==> flow/design.v <==
`timescale 1ns / 1ps
module alu_without_clock_gating (
    input [7:0] A,
    input [7:0] B,
    input [2:0] Opcode,
    input clk,
    input reset,
    output reg [7:0] Result,
    output reg Carry,
    output reg Zero
);
    always @(posedge clk or posedge reset) begin
        if (reset) begin
            Result <= 8'b0;
            Carry <= 0;
            Zero <= 0;
        end else begin
            case (Opcode)
                3'b000: {Carry, Result} <= A + B;           
                3'b001: {Carry, Result} <= A - B;           
                3'b010: Result <= A & B;                    
                3'b011: Result <= A | B;                    
                3'b100: Result <= A ^ B;                    
                3'b101: Result <= A << 1;                   
                3'b110: Result <= A >> 1;                   
                3'b111: Result <= (A == B) ? 8'b1 : 8'b0;   
                default: Result <= 8'b0;
            endcase
            Zero <= (Result == 8'b0);
        end
    end
endmodule
Reports on alu_without_clock_gating
The steps from the RTL of alu_without_clock_gating to its reports follow in flow order.
Lines are those of the file above, counted from 1.
Operators carry their Yosys type and port widths (W data, S select, Z words).
Cell names lack the library's common part.
{"block": "design", "top": "alu_without_clock_gating", "clock": "clk", "library": "sky130hd", "lib_corner": "tt_025C_1v80"}

After elaboration
Counts by Yosys on the flattened word-level netlist (proc, flatten, opt, wreduce; memories kept). Register bits leave out memories and registers merged into their read ports (data or address). Print and check cells are left out. Cells with the same type and inputs are merged into one.
{"block": "word_totals", "regBits": 10, "latch_bits": 0, "ram_bits": 0, "mem_bits_ro": 0, "clocked_rd_ports_x_width": 0, "mem_count": 0, "input_bits": 21, "output_inout_bits": 10, "elab_cells": 22}
{"block": "classes", "add_sub_neg": 2, "n_mul": 0, "n_div": 0, "compare": 0, "n_eq": 8, "shifts": 0, "n_mux": 3, "n_logic": 3, "n_reduce_logical": 3}
{"block": "op_table", "cell": "$pmux W8 S8", "n": 1}
{"block": "op_table", "cell": "$eq A3 B3 Y1 const B", "n": 4}
{"block": "op_table", "cell": "$add A8 B8 Y9", "n": 1}
{"block": "op_table", "cell": "$sub A8 B8 Y9", "n": 1}
{"block": "op_table", "cell": "$eq A8 B8 Y1", "n": 1}
{"block": "op_table", "cell": "$and A8 B8 Y8", "n": 1}
{"block": "op_table", "cell": "$or A8 B8 Y8", "n": 1}
{"block": "op_table", "cell": "$xor A8 B8 Y8", "n": 1}
{"block": "op_table", "cell": "$logic_not A8 Y1", "n": 1}
{"block": "op_table", "cell": "$eq A3 B2 Y1 const B", "n": 2}
{"block": "op_table", "cell": "$eq A3 B1 Y1 const B", "n": 1}
{"block": "op_table", "cell": "$logic_not A3 Y1", "n": 1}
{"block": "op_table", "cell": "$reduce_bool A2 Y1", "n": 1}
{"block": "op_table", "cell": "$pmux W1 S2", "n": 1}
{"block": "op_table", "cell": "$mux W1", "n": 1}

Longest topological paths
Depth = most cells in a row (Yosys ltp): at word level without a register or memory, in the mapped netlist without a sequential cell, where the memories' decode and read muxes count.
{"block": "depth", "word_depth": 3, "ABC_AREA": 0, "ltp_mapped": 8, "depth_no_buf": 8}

Mapped cells and area
The flow's flattened synthesis, as Yosys stat reports it; memories are mapped. The netlist is that of the ABC_AREA named above (0 if unset); the other value can give another one.
Totals and module areas in this step are rounded.
{"block": "by_type", "cell": "ha_1", "n": 24, "type_area_um2": 300.288}
{"block": "by_type", "cell": "dfrtp_1", "n": 10, "type_area_um2": 250.24}
{"block": "by_type", "cell": "inv_1", "n": 23, "type_area_um2": 86.333}
{"block": "by_type", "cell": "a21oi_1", "n": 16, "type_area_um2": 80.077}
{"block": "by_type", "cell": "nor2_1", "n": 16, "type_area_um2": 60.058}
{"block": "by_type", "cell": "a211oi_1", "n": 6, "type_area_um2": 45.043}
{"block": "by_type", "cell": "o21ai_0", "n": 9, "type_area_um2": 45.043}
{"block": "by_type", "cell": "a221oi_1", "n": 5, "type_area_um2": 43.792}
{"block": "by_type", "cell": "fa_1", "n": 2, "type_area_um2": 40.038}
{"block": "by_type", "cell": "nand2_1", "n": 9, "type_area_um2": 33.782}
{"block": "by_type", "cell": "nor2b_1", "n": 5, "type_area_um2": 31.28}
{"block": "by_type", "cell": "a21o_1", "n": 4, "type_area_um2": 30.029}
{"block": "by_type", "cell": "buf_2", "n": 6, "type_area_um2": 30.029}
{"block": "by_type", "cell": "a22o_1", "n": 3, "type_area_um2": 26.275}
{"block": "by_type", "cell": "nor4_1", "n": 4, "type_area_um2": 25.024}
{"block": "by_type", "cell": "or4_1", "n": 3, "type_area_um2": 22.522}
{"block": "by_type", "cell": "mux2i_1", "n": 2, "type_area_um2": 20.019}
{"block": "by_type", "cell": "nand3_1", "n": 4, "type_area_um2": 20.019}
Not listed: further types 35, cells in them 51.
{"block": "synth_totals", "cells": 202, "mapped_area_um2": 1583, "seq_area_um2": 250.2, "ff_cells": 10, "n_buf": 13}

Timing after synthesis
OpenSTA on the mapped netlist: ideal clock, no wires. The path of least setup slack (recovery checks aside). Input and output delay are each 20% of the period. Register names are those of the netlist, which keeps one name where synthesis merged equal registers.
{"block": "synth_path", "path_type": "input-to-reg", "from": "input port A[0]", "to": "register Result[6]", "period_ns": 2.91, "in_delay_ns": 0.582, "setup_time_ns": 0.133, "t_first_pin_ns": 0.582, "arrival_time_ns": 2.075, "required_ns": 2.777, "setup_slack_ns": 0.702, "path_delay_ns": 1.626, "path_stages": 8, "n_path_buf": 0, "synth_period_reached_ns": 2.208}
"path_delay_ns" is the arrival time less input delay plus setup time.
"path_stages": output pins that drive a net of the path, with the launching flip-flop's if there is one; two outputs of one cell count as two.
"synth_period_reached_ns" = period - worst setup slack (recovery checks aside). The figure is calculated, with input and output delays left at 20% of the set period.
The rows between start and end are the longest chain of elaborated cells between them; the timing report does not say that the signal goes this way. Where chains are equally long, one stands for them.
A line is the first line of the expression or statement that the cell stems from. Yosys adds cells for indexed reads and writes and turns some case tables into memories.
A register here has more assigning lines than the two given.
{"block": "synth_via", "path_cell_list": "ha_1 inv_1 fa_1 nand2b_1 a21o_1 o21ai_0 o221a_2 o22ai_1", "elab_chain_cells": 2, "cells_between": 3, "cone_lines": 3, "cone_classes": "add/sub (2); mux (1)"}
{"block": "synth_rtl", "item": "start, declared", "line": 3, "rtl": "input [7:0] A,"}
{"block": "synth_rtl", "item": "$sub A8 B8 Y9", "line": 20, "rtl": "3'b001: {Carry, Result} <= A - B;"}
{"block": "synth_rtl", "item": "$pmux W8 S8", "line": 18, "rtl": "case (Opcode)"}
{"block": "synth_rtl", "item": "end, assigned", "line": 21, "rtl": "3'b010: Result <= A & B;"}
{"block": "synth_rtl", "item": "end, assigned", "line": 22, "rtl": "3'b011: Result <= A | B;"}
{"block": "synth_rtl", "item": "end, declared", "line": 8, "rtl": "output reg [7:0] Result,"}

Path in the finished layout
From the final timing report of flow run A: the path of least setup slack in the routed layout; clock arrival at registers is part of the times.
{"block": "layout_path", "path_type": "input-to-reg", "from": "input port B[6]", "to": "register Result[6]", "period_ns": 1.71, "in_delay_ns": 0.34, "setup_time_ns": 0.12, "t_first_pin_ns": 0.34, "arrival_time_ns": 1.86, "required_ns": 1.82, "setup_slack_ns": -0.04, "path_stages": 8, "n_path_buf": 1}
The rows between start and end are the longest chain of elaborated cells between them; the timing report does not say that the signal goes this way. Where chains are equally long, one stands for them.
A register here has more assigning lines than the two given.
{"block": "layout_via", "path_cell_list": "buf_6 inv_2 ha_4 mux2i_2 a211oi_2 or4_4 a221oi_2 o22ai_1", "elab_chain_cells": 2, "cells_between": 6, "cone_lines": 6, "cone_classes": "add/sub (2); mux (1); logic (3)"}
{"block": "layout_rtl", "item": "start, declared", "line": 4, "rtl": "input [7:0] B,"}
{"block": "layout_rtl", "item": "$sub A8 B8 Y9", "line": 20, "rtl": "3'b001: {Carry, Result} <= A - B;"}
{"block": "layout_rtl", "item": "$pmux W8 S8", "line": 18, "rtl": "case (Opcode)"}
{"block": "layout_rtl", "item": "end, assigned", "line": 21, "rtl": "3'b010: Result <= A & B;"}
{"block": "layout_rtl", "item": "end, assigned", "line": 22, "rtl": "3'b011: Result <= A | B;"}
{"block": "layout_rtl", "item": "end, declared", "line": 8, "rtl": "output reg [7:0] Result,"}

Memo
Re: implementation data of alu_without_clock_gating

Top module alu_without_clock_gating; platform sky130hd; tools Yosys and OpenROAD; 2 stored runs in no particular order. Input and output delays are each 20% of the period that was set; the output load is 0.01 pF.
"achieved_clock_period_ns": clock period set for the run, less the worst setup slack. It is reckoned from that one timing run; input and output delays stay at 20% of the period that was set.
"worst_path_ns" is the time allowed to the run's worst setup path (the clock period less input and output delay, where it has them) less its slack. Clock arrival times count: a late capture clock shortens it, a late launch clock lengthens it.
"final_power_mw" rests on the timing tool's default activity at the inputs, not on a simulated workload.
Measured values are rounded.

{"run": "flow run A", "settings": { "period_ns": 1.71, "CORE_UTILIZATION": 39, "SETUP_SLACK_MARGIN": 0.0, "PLACE_DENSITY_LB_ADDON": 0.24, "HOLD_SLACK_MARGIN": -0.05, "TNS_END_PERCENT": 35, "SLEW_MARGIN": 35, "MIN_ROUTING_LAYER": "met1", "MAX_ROUTING_LAYER": "met5", "CAP_MARGIN": 20, "CORE_MARGIN": 2 }, "results": { "worst_path_ns": 1.40, "critical_path_kind": "input-to-reg", "final_die_area_um2": 4584, "achieved_clock_period_ns": 1.745, "finalCellArea_um2": 2928, "final_power_mw": 1.463, "post_route_util_frac": 0.743, "synthArea_um2": 1583, "final_setup_ws_ns": -0.035, "timing.setup.tns_ns": -0.072 }}
{"run": "flow run B", "settings": { "period_ns": 2.9, "CORE_UTILIZATION": 30, "SETUP_SLACK_MARGIN": 0.59, "PLACE_DENSITY_LB_ADDON": 0.1, "CELL_PAD_IN_SITES_GLOBAL_PLACEMENT": 1, "TNS_END_PERCENT": 20, "GPL_TIMING_DRIVEN": 1, "GPL_ROUTABILITY_DRIVEN": 0, "CTS_CLUSTER_DIAMETER": 226, "SLEW_MARGIN": 5, "CAP_MARGIN": 20, "CORE_MARGIN": 2 }, "results": { "achieved_clock_period_ns": 2.343, "synthArea_um2": 1583, "timing.setup.tns_ns": 0.000, "final_setup_ws_ns": 0.557, "final_power_mw": 0.7183, "post_route_util_frac": 0.475, "final_die_area_um2": 5873, "worst_path_ns": 1.76, "critical_path_kind": "input-to-reg", "finalCellArea_um2": 2427 }}
